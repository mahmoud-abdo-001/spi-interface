==> flow/design.v <==
interface fsm_if(input logic clk);
    logic rst_n;
    logic ss_n;
    logic MOSI;
    logic tx_valid;
    logic [7:0] tx_data;
    logic sready;
    logic MISO;
    logic valid_MISO;
    logic rx_valid;
    logic [9:0] rx_data;
    modport DUT (
    input clk,rst_n,MOSI,ss_n,tx_data,tx_valid,
    output MISO,valid_MISO,rx_valid,rx_data,sready
    );
endinterface  
interface master_if(input logic clk);
    logic rst_n;
    logic sclk;
    logic start;          
    logic [9:0] data_in; 
    logic [7:0] data_out; 
    logic busy;
    logic done;          
    logic MOSI;
    logic ss_n;
    logic MISO;
    logic valid_MISO;
    logic sready;
    modport DUT (
    input clk,rst_n,start,data_in,MISO,valid_MISO,sready,
    output sclk,data_out,busy,done,MOSI,ss_n
    );
endinterface
interface ram_if(input logic clk);
    logic rst_n;
    logic rx_valid;
    logic [9:0] din ;
    logic tx_valid;
    logic [7:0] dout;
    modport DUT (
    input clk,rst_n,din,rx_valid,
    output dout,tx_valid
    );
endinterface  
interface slave_if(input logic clk);
    logic rst_n;
    logic ss_n;      
    logic MOSI;      
    logic MISO;     
    logic valid_MISO;
    logic sready ;   
endinterface  
module FSM2 (
    input  logic        clk, rst_n,
    input  logic        ss_n,
    input  logic        MOSI,
    input  logic        tx_valid,
    input  logic [7:0]  tx_data,
    output logic        sready,
    output logic        rx_valid,
    output logic [9:0]  rx_data,
    output logic        valid_MISO,
    output logic        MISO
);
    typedef enum logic [2:0] {
        IDLE, CHK_CMD, WRITE, READ_ADDR, READ_DATA
    } state_t;
    state_t cs, ns;
    logic read_flag, read_done;
    logic [9:0] mosi_cap;
    logic [3:0] counter_rx;
    logic [2:0] counter_tx;
    logic [7:0] tx_data_reg;
    logic rx_ready;
    always_ff @(posedge clk or negedge rst_n) begin
        if (!rst_n)
            cs <= IDLE;
        else
            cs <= ns;
    end
    always_comb begin
        ns = cs;
        unique case (cs)
            IDLE:      ns = (~ss_n) ? CHK_CMD : IDLE;
            CHK_CMD:   ns = (!ss_n) ? ((!MOSI) ? WRITE : (read_flag ? READ_DATA : READ_ADDR)) : CHK_CMD;
            WRITE:     ns = (ss_n) ? IDLE : WRITE;
            READ_ADDR: ns = (ss_n) ? IDLE : READ_ADDR;
            READ_DATA: ns = (ss_n) ? IDLE : READ_DATA;
            default:   ns = IDLE;
        endcase
    end
    always_ff @(posedge clk or negedge rst_n) begin
        if (!rst_n) begin
            sready      <= 1'b1;
            rx_valid    <= 1'b0;
            rx_data     <= 10'd0;
            mosi_cap    <= 10'd0;
            counter_rx  <= 4'd9;
            read_flag   <= 1'b0;
            read_done   <= 1'b0;
            rx_ready    <= 1'b0;
        end else begin
            sready <= (ss_n | (cs == IDLE));   
            rx_valid <= rx_ready;
            if (rx_ready)
                rx_data <= mosi_cap;
            rx_ready <= 1'b0;  
            if (~ss_n) begin
                unique case (cs)
                    CHK_CMD: begin
                        mosi_cap[9] <= MOSI;
                        counter_rx  <= 4'd8;
                    end
                    WRITE: begin
                        mosi_cap[counter_rx] <= MOSI;
                        if (counter_rx == 0) begin
                            rx_ready   <= 1'b1;
                            counter_rx <= 4'd9;
                        end else begin
                            counter_rx <= counter_rx - 1;
                        end
                    end
                    READ_ADDR: begin
                        mosi_cap[counter_rx] <= MOSI;
                        if (counter_rx == 0) begin
                            rx_ready   <= 1'b1;
                            counter_rx <= 4'd9;
                            read_flag  <= 1'b1;
                            read_done  <= 1'b0;
                        end else begin
                            counter_rx <= counter_rx - 1;
                        end
                    end
                    READ_DATA: begin
                        if (!read_done) begin
                            mosi_cap[counter_rx] <= MOSI;
                            if (counter_rx == 0) begin
                                rx_ready   <= 1'b1;
                                counter_rx <= 4'd9;
                                read_flag  <= 1'b0;
                                read_done  <= 1'b1;
                            end else begin
                                counter_rx <= counter_rx - 1;
                            end
                        end
                    end
                    default: ;  
                endcase
            end else begin
                counter_rx <= 4'd9;
                read_done  <= 1'b0;  
            end
        end
    end
    always_ff @(posedge clk or negedge rst_n) begin
        if (!rst_n) begin
            valid_MISO  <= 1'b0;
            tx_data_reg <= 8'd0;
            counter_tx  <= 3'd7;
            MISO        <= 1'b0;
        end else begin
            if (tx_valid && !valid_MISO && ~ss_n) begin
                tx_data_reg <= tx_data;
                counter_tx  <= 3'd7;
                MISO        <= tx_data[7];
                valid_MISO  <= 1'b1;
            end else if (valid_MISO) begin
                MISO        <= tx_data_reg[6];
                tx_data_reg <= tx_data_reg << 1;
                if (counter_tx == 0)
                    valid_MISO <= 1'b0;
                else
                    counter_tx <= counter_tx - 1;
            end else begin
                MISO <= 1'b0;
            end
        end
    end
endmodule
module SPI_Master (
    input  logic clk,
    input  logic rst_n,
    output logic sclk,
    input  logic start,          
    input  logic [9:0] data_in,  
    output logic [7:0] data_out, 
    output logic busy,          
    output logic done,          
    output logic MOSI,
    output logic ss_n,
    input  logic MISO,
    input  logic valid_MISO,
    input  logic sready
);
    typedef enum logic [2:0] {
        IDLE, WAIT_SREADY, ASSERT_SS,
        SEND_MOSI, RECV_MISO, FINISH
    } state_t;
    state_t cs, ns;
    logic [9:0] mosi_shift_reg;
    logic [7:0] miso_shift_reg;
    logic [3:0] bit_cnt;
    logic       is_read;
    logic       start_edge;
    assign sclk = clk;
    logic start_d;
    always_ff @(posedge clk or negedge rst_n)
        if (!rst_n)
            start_d <= 0;
        else
            start_d <= start;
    assign start_edge = start & ~start_d;
    always_ff @(posedge clk or negedge rst_n) begin
        if (!rst_n)
            cs <= IDLE;
        else
            cs <= ns;
    end
    always_comb begin
        ns = cs;
        case (cs)
            IDLE:
                if (start_edge)
                    ns = WAIT_SREADY;
            WAIT_SREADY:
                if (sready)
                    ns = ASSERT_SS;
            ASSERT_SS:
                ns = SEND_MOSI;
            SEND_MOSI:
                if (bit_cnt == 0)
                    ns = (is_read ? RECV_MISO : FINISH);
            RECV_MISO:
                if (bit_cnt == 0 && valid_MISO)
                    ns = FINISH;
            FINISH:
                ns = IDLE;
            default:
                ns = IDLE;
        endcase
    end
    always_ff @(posedge clk or negedge rst_n) begin
        if (!rst_n) begin
            ss_n           <= 1;
            MOSI           <= 0;
            bit_cnt        <= 0;
            mosi_shift_reg <= 0;
            miso_shift_reg <= 0;
            data_out       <= 0;
            is_read        <= 0;
            busy           <= 0;
            done           <= 0;
        end else begin
            done <= 0;  
            case (cs)
                IDLE: begin
                    ss_n <= 1;
                    busy <= 0;
                    if (start_edge) begin
                        mosi_shift_reg <= data_in;
                        is_read <= (data_in[9:8] == 2'b11);
                    end
                end
                WAIT_SREADY: begin
                    ss_n <= 1;
                    busy <= 1;
                end
                ASSERT_SS: begin
                    ss_n <= 0;
                    bit_cnt <= 9;  
                    busy <= 1;
                end
                SEND_MOSI: begin
                    MOSI <= mosi_shift_reg[9];
                    mosi_shift_reg <= mosi_shift_reg << 1;
                    if (bit_cnt != 0)
                        bit_cnt <= bit_cnt - 1;
                    else if (is_read)
                        bit_cnt <= 7;  
                end
                RECV_MISO: begin
                    if (valid_MISO) begin
                        miso_shift_reg <= {miso_shift_reg[6:0], MISO};
                        if (bit_cnt != 0)
                            bit_cnt <= bit_cnt - 1;
                        else
                            data_out <= {miso_shift_reg[6:0], MISO};  
                    end
                end
                FINISH: begin
                    ss_n <= 1;
                    busy <= 0;
                    done <= 1;
                end
            endcase
        end
    end
endmodule
module SPI_Slave (
    input logic clk,
    input logic rst_n, 
    input logic ss_n,      
    input logic MOSI,      
    output logic MISO,     
    output logic valid_MISO,
    output logic sready    
);
    logic [9:0] rx_data;   
    logic [7:0] dout;      
    logic tx_valid;        
    logic rx_valid;        
    FSM2 spi_fsm (
        .clk(clk),
        .rst_n(rst_n),
        .ss_n(ss_n),
        .MOSI(MOSI),
        .tx_valid(tx_valid),       
        .tx_data(dout),            
        .rx_valid(rx_valid),       
        .rx_data(rx_data),         
        .sready(sready),
        .valid_MISO(valid_MISO),
        .MISO(MISO)
    );
    ram mem_inst (
        .clk(clk),
        .rst_n(rst_n),
        .rx_valid(rx_valid),       
        .din(rx_data),             
        .dout(dout),               
        .tx_valid(tx_valid)        
    );
endmodule
module SpiWrapper (
    input logic clk,
	input logic rst_n,
    input logic start,           
    input logic [9:0] data_in,   
	output logic [7:0] data_out,  
    output logic busy,          
    output logic done           
);
logic MOSI;
logic ss_n;
logic MISO;
logic valid_MISO;
logic sready;
logic sclk;
SPI_Master MASTER(
    .clk(clk),
    .rst_n(rst_n),
	.sclk(sclk),
    .start(start),         
    .data_in(data_in), 
    .data_out(data_out),
    .busy(busy),         
    .done(done),   
    .MOSI(MOSI),
    .ss_n(ss_n),
    .MISO(MISO),
    .valid_MISO(valid_MISO),
    .sready(sready)
);
SPI_Slave SLAVE(
    .clk(sclk),
	.rst_n(rst_n), 
	.ss_n(ss_n),    
	.MOSI(MOSI),
    .MISO(MISO), 
	.valid_MISO(valid_MISO),
    .sready(sready)
);
endmodule
module ram (
    input  logic clk,
    input  logic rst_n,
    input  logic rx_valid,
    input  logic [9:0] din, 
    output logic [7:0] dout,
    output logic tx_valid
);
    logic [7:0] mem [255:0];
    logic [7:0] w_addr, r_addr;
    always@(posedge clk or negedge rst_n) begin
	tx_valid <= '0;
	dout <= '0;
        if (!rst_n) begin
            tx_valid <= '0;
            dout <= '0;
            w_addr <= '0;
            r_addr <= '0;
        end else if (rx_valid) begin
            case (din[9:8])
                2'b00: begin  
                    w_addr <= din[7:0];
                    tx_valid <= 1'b0;
                end
                2'b01: begin  
                    mem[w_addr] <= din[7:0]; 
                    tx_valid <= 1'b0;
                end
                2'b10: begin  
                    r_addr <= din[7:0];
                    tx_valid <= 1'b0;
                end
                2'b11: begin  
                    dout <= mem[r_addr];
                    tx_valid <= 1'b1;
                end
				default : begin
					tx_valid <= '0;
					dout <= '0;
				end
            endcase
        end
    end
endmodule
# --- Reports on SpiWrapper ---
# Tool output for the design above, in the order of the flow.
# Lines are those of the file above, counted from 1.
# Library cell names are shortened.
setup:
  top_module: "SpiWrapper"
  clock: "clk"
  library: "sky130hd"
  pvt_corner: "tt_025C_1v80"

# --- Elaborated design ---
# Counts by Yosys on the flattened word-level netlist (proc, flatten, opt, wreduce). Print and check cells are left out. Cells with the same type and inputs are merged into one.
word_totals:
  memories: 0
  ram_bits: 0
  clocked_rd_ports_x_width: 0
  latchBits: 0
  register_bits: 2155
  wordCells: 1190
  mem_bits_ro: 0
  output_inout_bits: 10
  in_bits: 13
op_classes:
  n_mux: 57
  eq_ne: 536
  multipliers: 0
  n_div: 0
  n_cmp: 0
  bitwise: 8
  reduce_and_logical: 298
  add_sub_neg: 4
  shift: 2
op_table:
  columns: ["operator", "count"]
  rows:
  - ["8-bit equality test (second input constant)", 256]
  - ["8-bit case mux with 256-bit select", 1]
  - ["4-bit AND reduction", 258]
  - ["8-bit by 7-bit equality test with 1-bit output (second input constant)", 128]
  - ["8-bit by 6-bit equality test with 1-bit output (second input constant)", 64]
  - ["8-bit by 5-bit equality test with 1-bit output (second input constant)", 32]
  - ["8-bit by 4-bit equality test with 1-bit output (second input constant)", 16]
  - ["8-bit by 3-bit equality test with 1-bit output (second input constant)", 8]
  - ["3-bit 2-to-1 mux", 11]
  - ["8-bit by 2-bit equality test with 1-bit output (second input constant)", 4]
  - ["3-bit case mux with 5-bit select", 2]
  - ["4-bit 2-to-1 mux", 7]
  - ["4-bit case mux with 3-bit select", 2]
  - ["10-bit case mux with 2-bit select", 1]
  - ["10-bit 2-to-1 mux", 2]
  - ["9-bit case mux with 2-bit select", 1]
  - ["1-bit 2-to-1 mux", 17]
  - ["2-bit AND reduction", 8]
  - ["8-bit by 1-bit equality test with 1-bit output (second input constant)", 2]
  - ["8-bit zero test", 2]
  - ["8-bit 2-to-1 mux", 2]
  - ["7-bit 2-to-1 mux", 2]
  - ["2-bit by 1-bit inequality test with 1-bit output (second input constant)", 6]
  - ["2-bit nonzero test", 6]
  - ["3-bit by 2-bit equality test with 1-bit output (second input constant)", 4]
  - ["1-bit case mux with 2-bit select", 6]
  - ["1-bit by 5-bit variable shift with 10-bit output", 1]
  - ["1-bit by 5-bit variable shift with 10-bit output (first input constant)", 1]
# Not listed: further kinds 30, cells in them 55.

# --- Logic depth ---
# Yosys ltp: most cells in a row. Word level: on the elaborated netlist, between registers, memories and ports. Mapped: between sequential cells and ports; inverters and the memories' decode and read muxes count.
logic_depth:
  ltp_word: 7
  ABC_AREA: 0
  depth_mapped: 15
  ltp_nobuf: 9

# --- After synthesis ---
# Source: synth_stat.txt of the flow (Yosys; design flattened, memories mapped). It holds for the ABC_AREA given above (unset counts as 0); a run with the other value may have another netlist.
# The area totals of this step are shown rounded.
synth_totals:
  mapped_cells: 5142
  sequential_area_um2: 64000
  flip_flops: 2160
  yosys_area_um2: 83000
types:
  columns: ["cell_type", "count", "area_total_um2"]
  rows:
  - ["edfxtp_1", 2048, 6.15E+04]
  - ["a22oi_1", 449, 3.37E+03]
  - ["dfrtp_1", 103, 2.58E+03]
  - ["a32oi_1", 186, 1.63E+03]
  - ["nor2_1", 430, 1.61E+03]
  - ["nand3_1", 310, 1.55E+03]
  - ["o22ai_1", 179, 1.12E+03]
  - ["nand4_1", 132, 825.792]
  - ["buf_2", 145, 725.696]
  - ["a222oi_1", 67, 670.643]
  - ["clkbuf_1", 172, 645.619]
  - ["a22o_1", 69, 604.33]
  - ["mux2_2", 45, 506.736]
  - ["nand2_1", 129, 484.214]
  - ["nor4_1", 68, 425.408]
  - ["a21oi_1", 76, 380.365]
  - ["a221oi_1", 38, 332.819]
  - ["dfstp_2", 9, 236.477]
# Other cell types: 65; their cells: 487.
# By module: a second synthesis without flattening, with its own total; a netlist apart from the flattened one above.
hier_totals:
  cells_unflattened: 5244
  area_unflattened_um2: 83000
# Each row is one instance without its submodules.
by_module:
  columns: ["module", "cells", "area_um2", "instances"]
  rows:
  - ["ram", 4892, 79000, 1]
  - ["FSM2", 206, 2200, 1]
  - ["SPI_Master", 146, 1800, 1]
  - ["SPI_Slave", 0, 0.0, 1]
  - ["SpiWrapper", 0, 0.0, 1]

# --- Worst setup path after synthesis ---
# Source: OpenSTA report_checks on the synthesized netlist (no wires, ideal clock, input and output delay 20% of the period each), path of least setup slack; recovery checks are left aside. Register names are those of the netlist, which keeps one name where synthesis merged equal registers.
synth_timing:
  kind: "reg-to-reg"
  startpoint: "reg SLAVE.spi_fsm.rx_data[0]"
  endpoint: "reg SLAVE.mem_inst.mem[0][0]"
  arrival_ns: 3.203
  setup_time_ns: 0.808
  driving_pins: 1
  path_buffers: 0
  tclk_ns: 6.71
  path_delay_ns: 4.011
  slack_ns: 2.699
  launch_ns: 0.000
  required_ns: 5.902
  synth_period_reached_ns: 4.011
# "path_delay_ns" = arrival - input delay + setup time.
# "driving_pins": output pins that drive a net of the path, with the launching flip-flop's if there is one; two outputs of one cell count as two.
# "synth_period_reached_ns" is the clock period less the worst setup slack; recovery checks do not enter. This is arithmetic on one report: input and output delays are still those of the set period (20% each).
synth_via:
  cell_sequence: "dfrtp_1"
  elab_chain_len: 0
synth_lines:
  columns: ["element", "line_no", "rtl"]
  rows:
  - ["start: declaration", 62, "output logic [9:0]  rx_data,"]
  - ["start: assignment", 97, "rx_data     <= 10'd0;"]
  - ["start: assignment", 107, "rx_data <= mosi_cap;"]
  - ["end: assignment", 400, "mem[w_addr] <= din[7:0];"]
  - ["end: declaration", 383, "logic [7:0] mem [255:0];"]

# 2 stored runs of SpiWrapper in the flow (synthesis by Yosys, layout by OpenROAD, sky130hd cells), in arbitrary order. Constraints: input delay and output delay 20% of the set period each, output load 0.01 pF.
runs:
  - name: "run 1"
    settings:
      period_ns: 3.87
      CORE_UTILIZATION: 52
      SETUP_SLACK_MARGIN: 0.34
      CORE_MARGIN: 10
      CELL_PAD_IN_SITES_GLOBAL_PLACEMENT: 1
      GPL_TIMING_DRIVEN: 0
      CTS_CLUSTER_SIZE: 76
      CAP_MARGIN: 0
      MIN_ROUTING_LAYER: "met2"
      MAX_ROUTING_LAYER: "met4"
      SLEW_MARGIN: 20
    outcome: "stopped before the end: routing reported GRT-0116"
  - name: "run 2"
    settings:
      period_ns: 2.71
      CORE_UTILIZATION: 72
      SETUP_SLACK_MARGIN: 0.37
      PLACE_DENSITY_LB_ADDON: 0.08
      CORE_MARGIN: 7
      TNS_END_PERCENT: 65
      ABC_AREA: 0
      GPL_ROUTABILITY_DRIVEN: 0
      CTS_CLUSTER_DIAMETER: 339
      SLEW_MARGIN: 35
      MAX_ROUTING_LAYER: "met4"
      CAP_MARGIN: 20
    outcome: "stopped before the end: routing reported GRT-0116"
